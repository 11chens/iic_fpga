==> flow/design.v <==
module I2C_CTRL_EEPROM(
	input	wire	clk,
	input	wire	rst_n,
	input	wire	i2c_start,
	input	wire	[7:0]	wr_dev,
	input	wire	[7:0]	rd_dev,
	input	wire	[7:0]	addh,
	input	wire	[7:0]	addl,
	input	wire	[7:0]	wr_data,
	input	wire	[7:0]	rd_data,
	input	wire	rd_flag,
	inout	wire	SDA,
	output	wire	SCL,	
	output	reg [4:0]c_state,
	output	reg		i2c_done	
);
	parameter	I2C_FREQ	=	250; 
	reg	r_sda,r_scl;
	reg		[4:0]	state;
	localparam	IDLE		=	'd15;
	localparam	START		=	'd0;
	localparam	WR_CTRL		=	'd1;
	localparam	WR_CTRL_ACK	=	'd2;
	localparam	HADDR		=	'd3;
	localparam	HD_ACK		=	'd4;
	localparam	LADDR		=	'd5;
	localparam	LD_ACK		=	'd6;
	localparam	WR_DAT		=	'd7;
	localparam	WR_DAT_ACK	=	'd8;
	localparam	RD_START	=	'd9;
	localparam	RD_CTRL		=	'd10;
	localparam	RD_CTRL_ACK	=	'd11;
	localparam	RD_DAT		=	'd12;
	localparam	NOACK		=	'd13;
	localparam	STOP		=	'd14;
	reg [7:0]clk_cnt;
	wire high_flag,low_flag;
	reg [4:0]trcnt;
	wire wait_input;
	always @(posedge clk or negedge rst_n) 
		if (!rst_n) begin
			clk_cnt<=8'd0;	
		end
		else if (clk_cnt==I2C_FREQ-1) begin
			clk_cnt<=8'd0;	
		end
		else begin
			clk_cnt<=clk_cnt+1'd1;	
		end
	always @(posedge clk or negedge rst_n) 
		if (!rst_n) begin
			r_scl<=1'b0;	
		end
		else if (clk_cnt==I2C_FREQ/4-1) begin
			r_scl<=1'b1;	
		end
		else if (clk_cnt==I2C_FREQ*3/4-1) begin
			r_scl<=1'b0;	
		end
		else begin
			r_scl<=r_scl;
		end
	assign high_flag = (clk_cnt==I2C_FREQ/2-1)?	1'b1:1'b0;
	assign low_flag = (clk_cnt==I2C_FREQ/I2C_FREQ-1)? 1'b1:1'b0;
	assign wait_input = (state==WR_CTRL_ACK || state==HD_ACK || state==LD_ACK 
					|| state==WR_DAT_ACK || state==RD_CTRL_ACK)? 1'b1:1'b0;
	assign SDA = (wait_input==1'b1)?1'bz:r_sda; 
	assign SCL = r_scl;
	always @(posedge clk or negedge rst_n) 
		if (!rst_n) begin
			state<=IDLE;
			r_sda<=1'b1;
			trcnt<=4'd0;
			i2c_done<=1'b0;
		end
		else begin
			c_state<=state;
			case(state)
				IDLE:begin
					i2c_done<=1'b0;
					if (i2c_start) begin
						state<=START;
					end
					else begin
						state<=IDLE;
					end
				end
				START:begin
					if (high_flag) begin
						r_sda<=1'b0;
						state<=WR_CTRL;
					end
					else begin
						state<=START;
					end
				end
				WR_CTRL:begin
					if (low_flag) begin
						if (trcnt<4'd8) begin
							if (!rd_flag) begin
								r_sda<=wr_dev[4'd7-trcnt];
							end
							else begin
								r_sda<=rd_dev[4'd7-trcnt];
							end
							trcnt<=trcnt+1'd1;
						end
						else begin
							trcnt<=4'd0;
							state<=WR_CTRL_ACK;
							r_sda<=1'b0;
						end
					end
					else begin
						state<=WR_CTRL;
					end
				end
				WR_CTRL_ACK:begin
					if (high_flag) begin
						if (!SDA) begin
							state<=HADDR;
						end
						else begin
							state<=IDLE;
						end
					end
					else begin
						state<=WR_CTRL_ACK;
					end
				end
				HADDR:begin
					if(low_flag)begin
						if (trcnt<4'd8) begin
							r_sda<=addh[4'd7-trcnt];
							trcnt<=trcnt+1'd1;
						end
						else begin
							trcnt<=4'd0;
							state<=HD_ACK;
							r_sda<=1'b0;
						end
					end
					else begin
						state<=HADDR;
					end
				end
				HD_ACK:begin
					if (high_flag) begin
						if (!SDA) begin
							state<=LADDR;
						end
						else begin
							state<=IDLE;
						end
					end
					else begin
						state<=HD_ACK;
					end
				end
				LADDR:begin
					if(low_flag)begin
						if (trcnt<4'd8) begin
							r_sda<=addl[4'd7-trcnt];
							trcnt<=trcnt+1'd1;
						end
						else begin
							trcnt<=4'd0;
							state<=LD_ACK;
							r_sda<=1'b0;
						end
					end
					else begin
						state<=LADDR;
					end
				end
				LD_ACK:begin
					if (high_flag) begin
						if (!SDA) begin
							if (!rd_flag) begin
								state<=WR_DAT;	 
							end
							else begin
								state<=RD_START; 
							end
						end
						else begin
							state<=IDLE;
						end
					end
					else begin
						state<=LD_ACK;
					end
				end
				WR_DAT:begin
					if(low_flag)begin
						if (trcnt<4'd8) begin
								r_sda<=wr_data[4'd7-trcnt];
								trcnt<=trcnt+1'd1;
						end
						else begin
								trcnt<=4'd0;
								state<=WR_DAT_ACK;
								r_sda<=1'b0;
						end
					end
					else begin
						state<=WR_DAT;
					end
				end
				WR_DAT_ACK:begin
					if (high_flag) begin
						if (!SDA) begin
							state<=STOP;
						end
						else begin
							state<=IDLE;
						end
					end
					else begin
						state<=WR_DAT_ACK;
					end
				end
				RD_START:begin
					if (low_flag) begin
						r_sda<=1'b1;
					end
					else if (high_flag) begin
						state<=RD_CTRL;
						r_sda<=1'b0;
					end
					else begin
						state<=RD_START;
					end
				end
				RD_CTRL:begin
					if(low_flag)begin
						if (trcnt<4'd8) begin
							r_sda<=rd_dev[4'd7-trcnt];
							trcnt<=trcnt+1'd1;
						end
						else begin
							trcnt<=4'd0;
							state<=RD_CTRL_ACK;
							r_sda<=1'b0;
						end
					end
					else begin
						state<=RD_CTRL;
					end
				end
				RD_CTRL_ACK:begin
					if (high_flag) begin
						if (!SDA) begin
							state<=RD_DAT;
						end
						else begin
							state<=IDLE;
						end
					end
					else begin
						state<=RD_CTRL_ACK;
					end
				end
				RD_DAT:begin
					if(low_flag)begin
						if (trcnt<4'd8) begin
							r_sda<=rd_data[4'd7-trcnt];
							trcnt<=trcnt+1'd1;
						end
						else begin
							trcnt<=4'd0;
							state<=NOACK;
							r_sda<=1'b0;
						end
					end
					else begin
						state<=RD_DAT;
					end
				end
				NOACK:begin
					if (high_flag) begin
						state<=STOP;
					end
					else begin
						state<=NOACK;
					end
				end
				STOP:begin
					if (high_flag) begin
						r_sda<=1'b1;
						i2c_done<=1'b1;
						state<=IDLE;
					end
					else begin
						state<=STOP;
					end
				end
				default:begin
					state<=IDLE;
				end
			endcase
		end
endmodule
# Step by step through the tools: I2C_CTRL_EEPROM
# What the tools print for I2C_CTRL_EEPROM, step after step.
# Lines are those of the file above, counted from 1.
# Operators carry their Yosys type and port widths (W data, S select, Z words).
# Library cell names are shortened.
# The mark n/a stands for no value.
dict set report setup {
  design {I2C_CTRL_EEPROM}
  clock_port {clk}
  lib {sky130hd}
  lib_corner {tt_025C_1v80}
}

# Word level
# Yosys after proc, flatten, opt, wreduce and memory -nomap, before mapping. Memory bits, and registers merged into a memory's read port (data or address), are not among the register bits. Print and check cells are not counted.
dict set report word_totals {
  word_cells 124
  regBits 26
}
dict set report op_classes {
  reduce_and_logical 15
  eq_ne 34
  compare 1
  mux 58
  addsub 3
  shifts 6
}
# cell n
set op_table {}
lappend op_table {{$pmux W5 S16} 1}
lappend op_table {{$mux W5} 16}
lappend op_table {{$shiftx A8 B5 Y1} 6}
lappend op_table {{$eq A5 B4 Y1 const B} 8}
lappend op_table {{$mux W4} 8}
lappend op_table {{$mux W1} 25}
lappend op_table {{$eq A5 B3 Y1 const B} 4}
lappend op_table {{$ne A3 B3 Y1 const B} 6}
lappend op_table {{$ne A2 B2 Y1 const B} 8}
lappend op_table {{$eq A8 B8 Y1 const B} 2}
lappend op_table {{$eq A5 B2 Y1 const B} 2}
lappend op_table {{$reduce_bool A9 Y1} 1}
lappend op_table {{$pmux W1 S9} 1}
lappend op_table {{$add A8 B1 Y8 const B} 1}
lappend op_table {{$eq A8 B6 Y1 const B} 1}
lappend op_table {{$eq A8 B7 Y1 const B} 1}
lappend op_table {{$logic_not A8 Y1} 1}
lappend op_table {{$reduce_and A8 Y1} 1}
lappend op_table {{$mux W8} 1}
lappend op_table {{$reduce_and A7 Y1} 1}
lappend op_table {{$reduce_bool A6 Y1} 1}
lappend op_table {{$reduce_or A6 Y1} 1}
lappend op_table {{$mux W3} 2}
lappend op_table {{$mux W2} 3}
lappend op_table {{$sub A3 B5 Y5 const A} 1}
lappend op_table {{$add A5 B1 Y5 const B} 1}
lappend op_table {{$eq A5 B1 Y1 const B} 1}
lappend op_table {{$lt A5 B4 Y1 const B} 1}
# Not listed: further kinds 6, cells in them 11.

# Longest topological paths
# Yosys ltp: most cells in a row. Word level: on the elaborated netlist, between registers, memories and ports. Mapped: between sequential cells and ports; inverters and the memories' decode and read muxes count.
dict set report depth {
  ltp_word 10
  abc_area 0
  ltp_mapped 8
  mapped_depth_nobuf 7
}

# Synthesis result
# Source: synth_stat.txt of the flow (Yosys; design flattened, memories mapped). It holds for the ABC_AREA given above (unset counts as 0); a run with the other value may have another netlist.
# cell_type n type_area_um2
set types {}
lappend types {dfrtp_1 15 375.36}
lappend types {mux4_1 8 210.202}
lappend types {dfstp_2 5 131.376}
lappend types {edfxtp_1 4 120.115}
lappend types {mux4_2 4 90.086}
lappend types {nor2_1 18 67.565}
lappend types {nor3_1 13 65.062}
lappend types {nand2_1 17 63.811}
lappend types {ha_1 5 62.56}
lappend types {clkbuf_8 4 55.053}
lappend types {xnor2_1 6 52.55}
lappend types {a21oi_1 10 50.048}
lappend types {nor2b_1 8 50.048}
lappend types {nor3b_1 6 45.043}
lappend types {nand4_1 7 43.792}
lappend types {nand3_1 8 40.038}
lappend types {o21ai_0 8 40.038}
lappend types {buf_2 7 35.034}
# Not listed: further types 52, cells in them 83.
dict set report mapped {
  stdcells 236
  ffs 24
  area_mm2 0.0022522
  seqArea_mm2 0.0006269
  buf_cells 23
}

# Path before layout
# Path of least setup slack by OpenSTA after synthesis, without wires, with an ideal clock, recovery checks aside; 20% of the period is set as input and as output delay. Where synthesis merged equal registers, the netlist keeps one of their names.
dict set report synth_timing {
  path_type {register -> register}
  startpoint {reg clk_cnt[0]}
  endpoint {reg (no name shown)}
  path_delay_ps 1798
  slack_ps 52
  t_required_ps 1745
  arrival_time_ps 1693
  launch_ps 0
  n_path_buf 0
  clock_period_ps 1850
  driving_pins 8
  period_less_setup_slack_ps 1798
}
# "path_delay_ps" = arrival - input delay + setup time.
# "driving_pins": output pins that drive a net of the path, with the launching flip-flop's if there is one; two outputs of one cell count as two.
# "period_less_setup_slack_ps" = period - worst setup slack (recovery checks aside). The figure is calculated, with input and output delays left at 20% of the set period.
# A register here has more assigning lines than the two given.
dict set report synth_between {
  path_cell_list {dfrtp_1 inv_1 ha_1 nor4b_4 a21oi_1 a211oi_2 nor4_1 o41ai_1}
}
# element line_no
set synth_lines {}
lappend synth_lines {{from (decl)} 36} ;# reg [7:0]clk_cnt;
lappend synth_lines {{from (assign)} 42} ;# clk_cnt<=8'd0;
lappend synth_lines {{from (assign)} 48} ;# clk_cnt<=clk_cnt+1'd1;
# Chain of elaborated cells between the ends: none given.

# Worst path after layout
# Path of least setup slack in the final report of run 1 (OpenROAD, finished layout, wires in). Where an end is a register, its clock arrival counts in the times.
# The path's times are printed in steps of 10 ps; the period is the one set.
dict set report layout_timing {
  path_type {register -> register}
  startpoint {reg clk_cnt[0]}
  endpoint {reg (no name shown)}
  arrival_time_ps 2360
  driving_pins 8
  clock_period_ps 3230
  launch_ps 270
  t_required_ps 3390
  slack_ps 1030
  n_path_buf 0
}
# A register here has more assigning lines than the two given.
dict set report layout_between {
  path_cell_list {dfrtp_1 inv_1 ha_1 nor3b_1 a31oi_1 nor2_1 a21oi_1 o41ai_1}
}
# element line_no
set layout_lines {}
lappend layout_lines {{from (decl)} 36} ;# reg [7:0]clk_cnt;
lappend layout_lines {{from (assign)} 42} ;# clk_cnt<=8'd0;
lappend layout_lines {{from (assign)} 48} ;# clk_cnt<=clk_cnt+1'd1;
# Chain of elaborated cells between the ends: none given.

--- measured runs ---
Below are 2 stored runs of the flow (Yosys, OpenROAD; platform sky130hd) on I2C_CTRL_EEPROM, each with its settings and what was measured, unordered. Constraints: input delay and output delay 20% of the set period each, output load 0.01 pF.
By "period_less_ws_ps" is meant the clock period of the run minus its worst setup slack. This is arithmetic on one report: input and output delays are still those of the set period (20% each).
By "worst_path_time_ps" is meant the share of the clock period that the worst setup path is allowed (20% is reserved at inputs, 20% at outputs), minus its slack. Clock arrival times at its registers enter into it.
By "total_power_uw" is meant OpenSTA's value without simulated activity: inputs other than the clock are taken to toggle once in ten clock periods, and the tool carries that through the logic.
"worst_path_time_ps" is given in steps of 10 ps.

# run 1
==> flow/run.sh <==
#!/bin/bash
# the make line also repeats the synthesis and layout settings of config.mk as NAME=value (left out here)
make -C /OpenROAD-flow-scripts/flow DESIGN_CONFIG=/design/flow/config.mk WORK_HOME=/design/flow/orfs CLKGATE_MAP_FILE= finish
==> flow/config.mk <==
export PLATFORM = sky130hd
export DESIGN_NAME = I2C_CTRL_EEPROM
export DESIGN_NICKNAME = I2C_CTRL_EEPROM
export VERILOG_FILES = /design/flow/design.v
export SDC_FILE = /design/flow/constraint.sdc
export NUM_CORES = 4
export LEC_CHECK = 0
export CAP_MARGIN = 20
export CORE_ASPECT_RATIO = 1.2
export CORE_MARGIN = 10
export CORE_UTILIZATION = 54
export CTS_CLUSTER_DIAMETER = 248
export GPL_TIMING_DRIVEN = 0
export MAX_ROUTING_LAYER = met5
export MIN_ROUTING_LAYER = met1
export PLACE_DENSITY_LB_ADDON = 0.26
export SETUP_SLACK_MARGIN = 0.07
export SLEW_MARGIN = 20
==> flow/constraint.sdc <==
create_clock -name core_clock -period 3.23 [get_ports {clk}]
set_input_delay 0.6460 -clock core_clock [delete_from_list [all_inputs] [get_ports {clk}]]
set_output_delay 0.6460 -clock core_clock [all_outputs]
set_load 0.01 [all_outputs]

==> run 1: results <==
post_synth_area_mm2=0.0022522
total_die_area_mm2=0.0071648
layout_stdcell_area_mm2=0.0029516
finalUtil_frac=0.743
fin_ws_ps=1029
setup_tns_ps=0
total_power_uw=642.6
period_less_ws_ps=2201
worst_path_time_ps=2200
timing.worst_path_kind="register -> register"

# run 2
==> flow/run.sh <==
#!/bin/bash
# the make line also repeats the synthesis and layout settings of config.mk as NAME=value (left out here)
make -C /OpenROAD-flow-scripts/flow DESIGN_CONFIG=/design/flow/config.mk WORK_HOME=/design/flow/orfs CLKGATE_MAP_FILE= finish
==> flow/config.mk <==
export PLATFORM = sky130hd
export DESIGN_NAME = I2C_CTRL_EEPROM
export DESIGN_NICKNAME = I2C_CTRL_EEPROM
export VERILOG_FILES = /design/flow/design.v
export SDC_FILE = /design/flow/constraint.sdc
export NUM_CORES = 4
export LEC_CHECK = 0
export ABC_AREA = 0
export CAP_MARGIN = 15
export CELL_PAD_IN_SITES_DETAIL_PLACEMENT = 0
export CELL_PAD_IN_SITES_GLOBAL_PLACEMENT = 1
export CORE_MARGIN = 4
export CORE_UTILIZATION = 29
export CTS_CLUSTER_DIAMETER = 55
export GPL_ROUTABILITY_DRIVEN = 1
export GPL_TIMING_DRIVEN = 1
export HOLD_SLACK_MARGIN = 0.02
export MAX_ROUTING_LAYER = met4
export PLACE_DENSITY_LB_ADDON = 0.05
export SETUP_SLACK_MARGIN = -0.05
export SLEW_MARGIN = 20
==> flow/constraint.sdc <==
create_clock -name core_clock -period 1.28 [get_ports {clk}]
set_input_delay 0.2560 -clock core_clock [delete_from_list [all_inputs] [get_ports {clk}]]
set_output_delay 0.2560 -clock core_clock [all_outputs]
set_load 0.01 [all_outputs]

==> run 2: results <==
post_synth_area_mm2=0.0022522
total_die_area_mm2=0.00924
layout_stdcell_area_mm2=0.0039138
finalUtil_frac=0.528
fin_ws_ps=-610
setup_tns_ps=-5168
total_power_uw=1664
period_less_ws_ps=1890
worst_path_time_ps=1890
timing.worst_path_kind="register -> register"
--- end ---
